==> flow/design.v <==
module Sprite_renderer(
    input clk,
    input [2:0] state,
    output reg [9:0] sprite_x,
    output reg [9:0] sprite_y,
    output reg [7:0] sprite_color
);
    localparam [2:0] 
        S_IDLE = 3'd0,
        S_Backward = 3'd1,
        S_Forward = 3'd2,
        S_Attack_start = 3'd3,
        S_Attack_active = 3'd4,
        S_Attack_recovery = 3'd5;
    initial begin
        sprite_x = 100;
        sprite_y = 100;
        sprite_color = 8'hFF;
    end
   always @(posedge clk) begin
    case(state)
        S_IDLE: begin
            sprite_x <= sprite_x;  
        end 
			S_Forward: begin
				 if (sprite_x < (640 - 66))
					  sprite_x <= sprite_x + 3;
			end
        S_Backward: begin
            if (sprite_x > 3)
                sprite_x <= sprite_x - 2;
        end
        default: begin
            sprite_x <= sprite_x;
        end
    endcase
    sprite_y <= 100;
    case (state)
        S_IDLE,
        S_Forward,
        S_Backward: sprite_color <= 8'h03;   
        S_Attack_start: sprite_color <= 8'hE0;  
        S_Attack_active: sprite_color <= 8'hFC;  
        S_Attack_recovery: sprite_color <= 8'h1F;  
        default: sprite_color <= 8'hFF;  
    endcase
end
endmodule 
**Reports on Sprite_renderer**

What the tools print for Sprite_renderer, step after step.
Line numbers count from 1 in the design file above.
Operators: Yosys type, input widths -> output width; for muxes data width and select width s.
Cell names lack the library's common part.
The mark - stands for no value.

- Top: Sprite_renderer
- Clock port: clk
- Library: sky130hd
- Timing corner: tt_025C_1v80

**After elaboration**

Yosys after proc, flatten, opt, wreduce and memory -nomap, before mapping. Memory bits, and registers merged into a memory's read port (data or address), are not among the register bits. Print and check cells are not counted. Equal cells are merged and count once.

- Flip-flop bits (word level): 18
- Latch bits: 0
- Bits in writable memories: 0
- Bits in read-only memories: 0
- Word width x clocked read ports: 0
- Memories kept: 0
- Input port bits: 4
- Output and inout port bits: 28
- Word-level cells: 21

- Add/subtract/negate cells: 2
- Multipliers: 0
- Div/mod/pow operators: 0
- Magnitude comparators: 2
- Equality and inequality tests: 7
- Shift-type cells: 0
- Mux-type cells: 4
- Bitwise logic cells: 0
- Reductions and logical operators: 4

Operator list:

| kind | number |
|---|---|
| $pmux 8 s4 | 1 |
| $pmux 10 s2 | 1 |
| $mux 10 | 2 |
| $lt 10x10->1 const B | 1 |
| $add 10x2->10 const B | 1 |
| $sub 10x2->10 const B | 1 |
| $gt 10x2->1 const B | 1 |
| $eq 3x2->1 const B | 2 |
| $eq 3x3->1 const B | 2 |
| $ne 2x2->1 const B | 2 |
| $eq 3x1->1 const B | 1 |
| $logic_not 3->1 | 1 |
| $reduce_and 3->1 | 1 |
| $reduce_or 3->1 | 1 |
| $reduce_bool 2->1 | 1 |

**Longest topological paths**

Yosys ltp: most cells in a row. Word level: on the elaborated netlist, between registers, memories and ports. Mapped: between sequential cells and ports; inverters and the memories' decode and read muxes count.

- Depth after elaboration: 3
- ABC_AREA: 0
- Gate-level depth with buffers: 6

**After synthesis**

The flow's flattened synthesis, as Yosys stat reports it; memories are mapped. The netlist is that of the ABC_AREA named above (0 if unset); the other value can give another one.

- Standard cells after synthesis: 90
- Cell area after synthesis: 878.3 µm²
- Flip-flop cells: 13

Cells by type:

| cell | number |
|---|---|
| edfxtp_1 | 10 |
| buf_4 | 15 |
| xnor2_1 | 7 |
| dfxtp_1 | 3 |
| ha_1 | 4 |
| nor2_1 | 10 |
| a21oi_1 | 6 |
| nor4b_4 | 1 |
| nor3_1 | 4 |
| nand2_1 | 5 |
| inv_1 | 4 |
| nor3b_2 | 1 |
| or4_4 | 1 |
| mux2i_1 | 1 |
| a32oi_1 | 1 |
| or3b_2 | 1 |
| a21boi_0 | 1 |
| a22oi_1 | 1 |

Other cell types: 13; their cells: 14.

**Path before layout**

Path of least setup slack by OpenSTA after synthesis, without wires, with an ideal clock, recovery checks aside; 20% of the period is set as input and as output delay. Where synthesis merged equal registers, the netlist keeps one of their names.

- Path kind: flip-flop to flip-flop
- Start: register sprite_x[2]
- End: register sprite_x[1]
- Clock period: 2.83 ns
- Launch time at the first pin: 0.000 ns
- Data arrival time: 1.767 ns
- Data required time: 2.546 ns
- Path slack: 0.779 ns
- Path delay: 2.051 ns
- Stages on the path: 4
- Buffers on the path: 0
- Synthesis period reached: 2.051 ns

"path delay" = arrival - input delay + setup time.
"stages on the path": output pins that drive a net of the path, with the launching flip-flop's if there is one; two outputs of one cell count as two.
"synthesis period reached" = period - worst setup slack (recovery checks aside). The figure is calculated, with input and output delays left at 20% of the set period.
The rows between start and end are the longest chain of elaborated cells between them; the timing report does not say that the signal goes this way. Where chains are equally long, one stands for them.
Each line given opens the expression or statement behind the cell; cells for indexed reads and writes are added by Yosys, which also makes memories of some case tables.
A register here has more assigning lines than the two given.
Only ways into the end's enable, where the timed path ends, are counted here.

- Cells stage by stage: edfxtp_1 -> or4_4 -> or4_1 -> o21a_1
- Cells in the longest elaborated chain: 3
- Elaborated cells on any way between the ends: 5
- RTL lines with such cells: 2
- Those cells by class: compare: 2; eq/ne: 2; reduce/logical: 1

Ends and longest elaborated chain, post-synthesis:

| element | RTL line | RTL |
|---|---|---|
| from (decl) | 4 | `output reg [9:0] sprite_x,` |
| from (assign) | 23 | `sprite_x <= sprite_x;` |
| from (assign) | 27 | `sprite_x <= sprite_x + 3;` |
| $gt 10x2->1 | 30 | `if (sprite_x > 3)` |
| $ne 2x2->1 | - |  |
| $reduce_and 3->1 | - |  |
| to (assign) | 27 |  |
| to (assign) | 31 | `sprite_x <= sprite_x - 2;` |
| to (decl) | 4 |  |

**Worst path after layout**

Path of least setup slack in the final report of entry A (OpenROAD, finished layout, wires in). Where an end is a register, its clock arrival counts in the times.

- Path kind: input port to flip-flop
- Start: input state[2]
- End: register sprite_x[9]
- Clock period: 3.71 ns
- Launch time at the first pin: 0.74 ns
- Data arrival time: 2.47 ns
- Data required time: 3.73 ns
- Path slack: 1.26 ns
- Stages on the path: 5
- Buffers on the path: 1

The rows between start and end are the longest chain of elaborated cells between them; the timing report does not say that the signal goes this way. Where chains are equally long, one stands for them.
A register here has more assigning lines than the two given.
Ways into the end's enable are left out, as the timed path ends at the data pin.

- Cells stage by stage: clkdlybuf4s50_1 -> or3b_2 -> nor4b_4 -> a32oi_1 -> xnor2_1
- Cells in the longest elaborated chain: 2
- Elaborated cells on any way between the ends: 3
- Those cells by class: eq/ne: 2; mux: 1

Ends and longest elaborated chain, after layout:

| element | RTL line | RTL |
|---|---|---|
| from (decl) | 3 | `input [2:0] state,` |
| $eq 3x1->1 | 21 | `case(state)` |
| $pmux 10 s2 | 21 |  |
| to (assign) | 23 | `sprite_x <= sprite_x;` |
| to (assign) | 27 | `sprite_x <= sprite_x + 3;` |
| to (decl) | 4 | `output reg [9:0] sprite_x,` |

Ticket comment

Settings and measured results of 2 stored flow runs for module Sprite_renderer (sky130hd), not sorted in any way. The constraints put input and output delay at 20% of the set period each and load the outputs with 0.01 pF.
"period achieved" = clock period - worst setup slack. The figure is calculated, with input and output delays left at 20% of the set period.

### Entry A

==> flow/run.sh <==
#!/bin/bash
# the make line also repeats the synthesis and layout settings of config.mk as NAME=value (left out here)
make -C /OpenROAD-flow-scripts/flow DESIGN_CONFIG=/design/flow/config.mk WORK_HOME=/design/flow/orfs CLKGATE_MAP_FILE= finish
==> flow/config.mk <==
export PLATFORM = sky130hd
export DESIGN_NAME = Sprite_renderer
export DESIGN_NICKNAME = Sprite_renderer
export VERILOG_FILES = /design/flow/design.v
export SDC_FILE = /design/flow/constraint.sdc
export NUM_CORES = 4
export LEC_CHECK = 0
export CAP_MARGIN = 30
export CORE_MARGIN = 2
export CORE_UTILIZATION = 60
export MAX_ROUTING_LAYER = met4
export PLACE_DENSITY = 0.74
export SETUP_SLACK_MARGIN = 1.0
export SLEW_MARGIN = 20
export TNS_END_PERCENT = 70
==> flow/constraint.sdc <==
create_clock -name core_clock -period 3.71 [get_ports {clk}]
set_input_delay 0.7420 -clock core_clock [delete_from_list [all_inputs] [get_ports {clk}]]
set_output_delay 0.7420 -clock core_clock [all_outputs]
set_load 0.01 [all_outputs]

Results of entry A:
- Standard-cell area after routing: 1047.2 µm²
- Synthesized cell area: 878.3 µm²
- Period achieved: 2.449 ns
- Post-layout utilization: 0.785
- Die size: 1785.9 µm²
- Total negative slack on setup checks: 0.000 ns
- Setup slack of the worst path: 1.261 ns

### Entry B

==> flow/run.sh <==
#!/bin/bash
# the make line also repeats the synthesis and layout settings of config.mk as NAME=value (left out here)
make -C /OpenROAD-flow-scripts/flow DESIGN_CONFIG=/design/flow/config.mk WORK_HOME=/design/flow/orfs CLKGATE_MAP_FILE= finish
==> flow/config.mk <==
export PLATFORM = sky130hd
export DESIGN_NAME = Sprite_renderer
export DESIGN_NICKNAME = Sprite_renderer
export VERILOG_FILES = /design/flow/design.v
export SDC_FILE = /design/flow/constraint.sdc
export NUM_CORES = 4
export LEC_CHECK = 0
export CAP_MARGIN = 20
export CORE_MARGIN = 2
export CORE_UTILIZATION = 40
export SLEW_MARGIN = 20
==> flow/constraint.sdc <==
create_clock -name core_clock -period 2.5 [get_ports {clk}]
set_input_delay 0.5000 -clock core_clock [delete_from_list [all_inputs] [get_ports {clk}]]
set_output_delay 0.5000 -clock core_clock [all_outputs]
set_load 0.01 [all_outputs]

Results of entry B:
- Standard-cell area after routing: 1114.8 µm²
- Synthesized cell area: 878.3 µm²
- Period achieved: 2.121 ns
- Post-layout utilization: 0.551
- Die size: 2586.7 µm²
- Total negative slack on setup checks: 0.000 ns
- Setup slack of the worst path: 0.379 ns
