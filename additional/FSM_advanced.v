==> flow/design.v <==
module Sprite_FSM (
    input clk,
    input reset,
    input left,
    input right,
    input attack,
    output reg [2:0] state,
    output reg move_flag,
    output reg directional_attack_flag,
    output reg attack_flag
);
    localparam [3:0] 
        S_IDLE             = 4'd0,
        S_Backward         = 4'd1,
        S_Forward          = 4'd2,
        S_Attack_start     = 4'd3,
        S_Attack_active    = 4'd4,
        S_Attack_recovery  = 4'd5,
        S_DirAtk_start     = 4'd6,
        S_DirAtk_active    = 4'd7,
        S_DirAtk_recovery  = 4'd8;
    localparam ATTACK_START_FRAMES = 5;
    localparam ATTACK_ACTIVE_FRAMES = 2;
    localparam ATTACK_RECOVERY_FRAMES = 16;
    localparam DIRATK_START_FRAMES = 4;
    localparam DIRATK_ACTIVE_FRAMES = 3;
    localparam DIRATK_RECOVERY_FRAMES = 15;
    reg [5:0] frame_counter;
    always @(posedge clk) begin
        if (reset) begin
            state <= S_IDLE;
            frame_counter <= 0;
        end else begin
            case (state)
                S_IDLE: begin
                    frame_counter <= 0;
                    if (left && ~right && attack)
                        state <= S_DirAtk_start;
                    else if (right && ~left && attack)
                        state <= S_DirAtk_start;
                    else if (attack && ~left && ~right)
                        state <= S_Attack_start;
                    else if (left && ~right)
                        state <= S_Backward;
                    else if (right && ~left)
                        state <= S_Forward;
                    else
                        state <= S_IDLE;
                end
                S_Backward: begin
                    frame_counter <= 0;
                    if (left && ~right && attack)
                        state <= S_DirAtk_start;
                    else if (right && ~left && attack)
                        state <= S_DirAtk_start;
                    else if (attack && ~left && ~right)
                        state <= S_Attack_start;
                    else if (left && ~right)
                        state <= S_Backward;
                    else if (right && ~left)
                        state <= S_Forward;
                    else
                        state <= S_IDLE;
                end
                S_Forward: begin
                    frame_counter <= 0;
                    if (left && ~right && attack)
                        state <= S_DirAtk_start;
                    else if (right && ~left && attack)
                        state <= S_DirAtk_start;
                    else if (attack && ~left && ~right)
                        state <= S_Attack_start;
                    else if (left && ~right)
                        state <= S_Backward;
                    else if (right && ~left)
                        state <= S_Forward;
                    else
                        state <= S_IDLE;
                end
                S_Attack_start: begin
                    if (frame_counter >= ATTACK_START_FRAMES - 1) begin
                        state <= S_Attack_active;
                        frame_counter <= 0;
                    end else begin
                        frame_counter <= frame_counter + 1;
                    end
                end
                S_Attack_active: begin
                    if (frame_counter >= ATTACK_ACTIVE_FRAMES - 1) begin
                        state <= S_Attack_recovery;
                        frame_counter <= 0;
                    end else begin
                        frame_counter <= frame_counter + 1;
                    end
                end
                S_Attack_recovery: begin
                    if (frame_counter >= ATTACK_RECOVERY_FRAMES - 1) begin
                        state <= S_IDLE;
                        frame_counter <= 0;
                    end else begin
                        frame_counter <= frame_counter + 1;
                    end
                end
                S_DirAtk_start: begin
                    if (frame_counter >= DIRATK_START_FRAMES - 1) begin
                        state <= S_DirAtk_active;
                        frame_counter <= 0;
                    end else begin
                        frame_counter <= frame_counter + 1;
                    end
                end
                S_DirAtk_active: begin
                    if (frame_counter >= DIRATK_ACTIVE_FRAMES - 1) begin
                        state <= S_DirAtk_recovery;
                        frame_counter <= 0;
                    end else begin
                        frame_counter <= frame_counter + 1;
                    end
                end
                S_DirAtk_recovery: begin
                    if (frame_counter >= DIRATK_RECOVERY_FRAMES - 1) begin
                        state <= S_IDLE;
                        frame_counter <= 0;
                    end else begin
                        frame_counter <= frame_counter + 1;
                    end
                end
                default: begin
                    state <= S_IDLE;
                    frame_counter <= 0;
                end
            endcase
        end
    end
    always @(*) begin
        move_flag = 0;
        directional_attack_flag = 0;
        attack_flag = 0;
        case(state)
            S_Backward, S_Forward: begin
                move_flag = 1;
                directional_attack_flag = attack;            
            end
            S_Attack_start,
            S_Attack_active: begin
                attack_flag = 1;
            end
            S_DirAtk_start,
            S_DirAtk_active: begin
                attack_flag = 1;
                directional_attack_flag = 1;
            end
        endcase
    end
endmodule
Step by step through the tools: Sprite_FSM
Tool output for the design above, in the order of the flow.
Lines are those of the file above, counted from 1.
Cell names lack the library's common part.
The mark -- stands for no value.
- top module: Sprite_FSM
- clock: clk
- standard-cell library: sky130hd
- timing corner: tt_025C_1v80

Word level
Yosys after proc, flatten, opt, wreduce and memory -nomap, before mapping. Memory bits, and registers merged into a memory's read port (data or address), are not among the register bits. Print and check cells are not counted. Equal cells are merged and count once.
- noted input bits: 5
- register bits after elaboration: 9
- output and inout port bits at 6
- noted magnitude comparators: 5
- noted equal/unequal tests: 12
- bitwise logic cells: 2
- noted mux-type cells: 20
- reductions and logical operators: 13
- add/sub/neg operators: 1
- operators with widths (kind ; number):
    6-bit case mux with 6-bit select ; 1
    6-bit 2-to-1 mux ; 5
    3-bit 2-to-1 mux ; 9
    3-bit case mux with 6-bit select ; 1
    3-bit equality test with constant B ; 4
    6-bit by 2-bit >= comparator with 1-bit output with constant B ; 2
    2-bit != test with constant B ; 5
    8-bit nonzero test ; 1
    1-bit logical AND ; 6
    3-bit by 2-bit equality test with 1-bit output with constant B ; 2
    6-bit by 1-bit adder with 6-bit output with constant B ; 1
    6-bit by 1-bit >= comparator with 1-bit output with constant B ; 1
    6-bit by 3-bit >= comparator with 1-bit output with constant B ; 1
    6-bit by 4-bit >= comparator with 1-bit output with constant B ; 1
    6-bit AND reduction ; 1
    2-bit OR reduction ; 2
    4-bit OR reduction ; 1
    3-bit by 1-bit equality test with 1-bit output with constant B ; 1
    3-bit logical NOT ; 1
    3-bit OR reduction ; 1
    1-bit inverter ; 2
    1-bit case mux with 2-bit select ; 1
    2-bit 2-to-1 mux ; 1
    1-bit 2-to-1 mux ; 2

Longest topological paths
Yosys ltp: most cells in a row. Word level: on the elaborated netlist, between registers, memories and ports. Mapped: between sequential cells and ports; inverters and the memories' decode and read muxes count.
- depth in word-level cells: 8
- ABC_AREA: 0
- noted mapped depth: 6
- depth with buffers taken out at 6

Netlist
Yosys stat after the flow's synthesis: flattened, memories mapped to cells. It holds for the ABC_AREA given above (unset counts as 0); a run with the other value may have another netlist.
- noted cell area after synthesis: 584.3 µm²
- noted sequential part of the area: 180.2 µm²
- cell count at 67
- noted buffers: 3
- mapped flip-flops at 9
- cell types (cell ; number ; area in all (µm²)):
    dfxtp_1 ; 9 ; 180.173
    ha_1 ; 5 ; 62.56
    o21ai_0 ; 7 ; 35.034
    xor2_1 ; 3 ; 26.275
    a21oi_1 ; 5 ; 25.024
    a2111oi_1 ; 2 ; 20.019
    a32o_1 ; 2 ; 20.019
    or4b_1 ; 2 ; 20.019
    xnor2_1 ; 2 ; 17.517
    a211oi_1 ; 2 ; 15.014
    buf_2 ; 3 ; 15.014
    inv_1 ; 4 ; 15.014
    nor2_1 ; 4 ; 15.014
    o21a_4 ; 1 ; 15.014
    nand2_1 ; 3 ; 11.261
    or4_4 ; 1 ; 11.261
    a41o_1 ; 1 ; 10.01
    nand3_1 ; 2 ; 10.01
Other cell types: 9; their cells: 9.

Timing after synthesis
Path of least setup slack by OpenSTA after synthesis, without wires, with an ideal clock, recovery checks aside; 20% of the period is set as input and as output delay. Where synthesis merged equal registers, the netlist keeps one of their names.
- path type: input -> output
- start: input attack
- end: output directional_attack_flag
- buffers on the path: 0
- data required time at 2.720 ns
- data arrival time at 1.007 ns
- noted delay of the path: 0.327 ns
- input delay: 0.680 ns
- noted path slack: 1.713 ns
- noted clock period: 3.4 ns
- noted driving pins on the path: 3
- external output delay: 0.680 ns
- noted synthesis period reached: 1.687 ns
"delay of the path" is the arrival time less input delay plus setup time.
A path that ends at an output port has no setup time.
"driving pins on the path" counts driving pins, that of a launching flip-flop among them; a cell with two outputs on the path counts twice.
"synthesis period reached" is the clock period less the worst setup slack; recovery checks do not enter. This is arithmetic on one report: input and output delays are still those of the set period (20% each).
Between the ends stands the longest chain of elaborated cells between them, by number of cells; it is not shown to be the way that was timed. Of several equally long chains one is given.
Each line given opens the expression or statement behind the cell; cells for indexed reads and writes are added by Yosys, which also makes memories of some case tables.
- cells stage by stage: inv_1 o21ai_0 a32o_1
- length of the longest elaborated chain at 1
- RTL lines, path post-synthesis (item ; RTL line ; text):
    start: declaration ; 6 ; input attack,
    1-bit case mux with 2-bit select ; 139 ; case(state)
    end: declaration ; 9 ; output reg directional_attack_flag,

Path in the finished layout
From the final timing report of run 1: the path of least setup slack in the routed layout; clock arrival at registers is part of the times.
- path type: input -> output
- start: input attack
- end: output directional_attack_flag
- input delay: 0.35 ns
- external output delay: 0.35 ns
- data arrival time at 1.40 ns
- noted path slack: -0.02 ns
- buffers on the path: 2
- noted driving pins on the path: 5
- data required time at 1.38 ns
- noted clock period: 1.73 ns
Between the ends stands the longest chain of elaborated cells between them, by number of cells; it is not shown to be the way that was timed. Of several equally long chains one is given.
- cells stage by stage: clkdlybuf4s50_1 inv_1 o21ai_1 a32o_1 dlygate4sd2_1
- length of the longest elaborated chain at 1
- RTL lines, path post-layout (item ; RTL line ; text):
    start: declaration ; 6 ; input attack,
    1-bit case mux with 2-bit select ; 139 ; case(state)
    end: declaration ; 9 ; output reg directional_attack_flag,

Measured data: module Sprite_FSM, platform sky130hd, 2 stored runs of the flow under differing settings, order arbitrary. Input and output delays are each 20% of the period that was set; the output load is 0.01 pF.
"reached clock period" = clock period - worst setup slack. The figure is calculated, with input and output delays left at 20% of the set period.
"time used up by the worst setup path": the worst setup path's part of the clock period (all of it between registers, 20% less for each end at a port) less its slack. A launch clock that arrives late makes it longer, a capture clock that arrives late makes it shorter.
"power": no workload was simulated; the value follows from the tool's default switching activity.

Run 1

==> flow/run.sh <==
#!/bin/bash
# the make line also repeats the synthesis and layout settings of config.mk as NAME=value (left out here)
make -C /OpenROAD-flow-scripts/flow DESIGN_CONFIG=/design/flow/config.mk WORK_HOME=/design/flow/orfs CLKGATE_MAP_FILE= finish
==> flow/config.mk <==
export PLATFORM = sky130hd
export DESIGN_NAME = Sprite_FSM
export DESIGN_NICKNAME = Sprite_FSM
export VERILOG_FILES = /design/flow/design.v
export SDC_FILE = /design/flow/constraint.sdc
export NUM_CORES = 4
export LEC_CHECK = 0
export CAP_MARGIN = 20
export CORE_MARGIN = 2
export CORE_UTILIZATION = 40
export SETUP_SLACK_MARGIN = -0.12
export SLEW_MARGIN = 20
==> flow/constraint.sdc <==
create_clock -name core_clock -period 1.73 [get_ports {clk}]
set_input_delay 0.3460 -clock core_clock [delete_from_list [all_inputs] [get_ports {clk}]]
set_output_delay 0.3460 -clock core_clock [all_outputs]
set_load 0.01 [all_outputs]

Measured in run 1:
- noted the cell area after synthesis: 584.3 µm²
- noted the die size: 1,782.5 µm²
- standard-cell area after layout: 848.3 µm²
- utilization: 0.636
- lowest setup slack: -0.016 ns
- final setup TNS: -0.021 ns
- noted the worst-case hold slack: 0.605 ns
- noted the power: 0.0005823 W
- reached clock period: 1.746 ns
- noted the time used up by the worst setup path: 1.05 ns
- class of the worst setup path: input -> output

Run 2

==> flow/run.sh <==
#!/bin/bash
# the make line also repeats the synthesis and layout settings of config.mk as NAME=value (left out here)
make -C /OpenROAD-flow-scripts/flow DESIGN_CONFIG=/design/flow/config.mk WORK_HOME=/design/flow/orfs CLKGATE_MAP_FILE= finish
==> flow/config.mk <==
export PLATFORM = sky130hd
export DESIGN_NAME = Sprite_FSM
export DESIGN_NICKNAME = Sprite_FSM
export VERILOG_FILES = /design/flow/design.v
export SDC_FILE = /design/flow/constraint.sdc
export NUM_CORES = 4
export LEC_CHECK = 0
export ABC_AREA = 0
export CAP_MARGIN = 20
export CORE_MARGIN = 2
export CORE_UTILIZATION = 57
export CTS_CLUSTER_SIZE = 74
export MAX_ROUTING_LAYER = met5
export PLACE_DENSITY_LB_ADDON = 0.25
export SETUP_SLACK_MARGIN = 0.19
export SLEW_MARGIN = 20
==> flow/constraint.sdc <==
create_clock -name core_clock -period 2.44 [get_ports {clk}]
set_input_delay 0.4880 -clock core_clock [delete_from_list [all_inputs] [get_ports {clk}]]
set_output_delay 0.4880 -clock core_clock [all_outputs]
set_load 0.01 [all_outputs]

Measured in run 2:
- noted the cell area after synthesis: 584.3 µm²
- noted the die size: 1,297.1 µm²
- standard-cell area after layout: 721.9 µm²
- utilization: 0.771
- lowest setup slack: 0.312 ns
- final setup TNS: 0.000 ns
- noted the worst-case hold slack: 0.599 ns
- noted the power: 0.0003701 W
- reached clock period: 2.128 ns
- noted the time used up by the worst setup path: 1.64 ns
- class of the worst setup path: register -> output
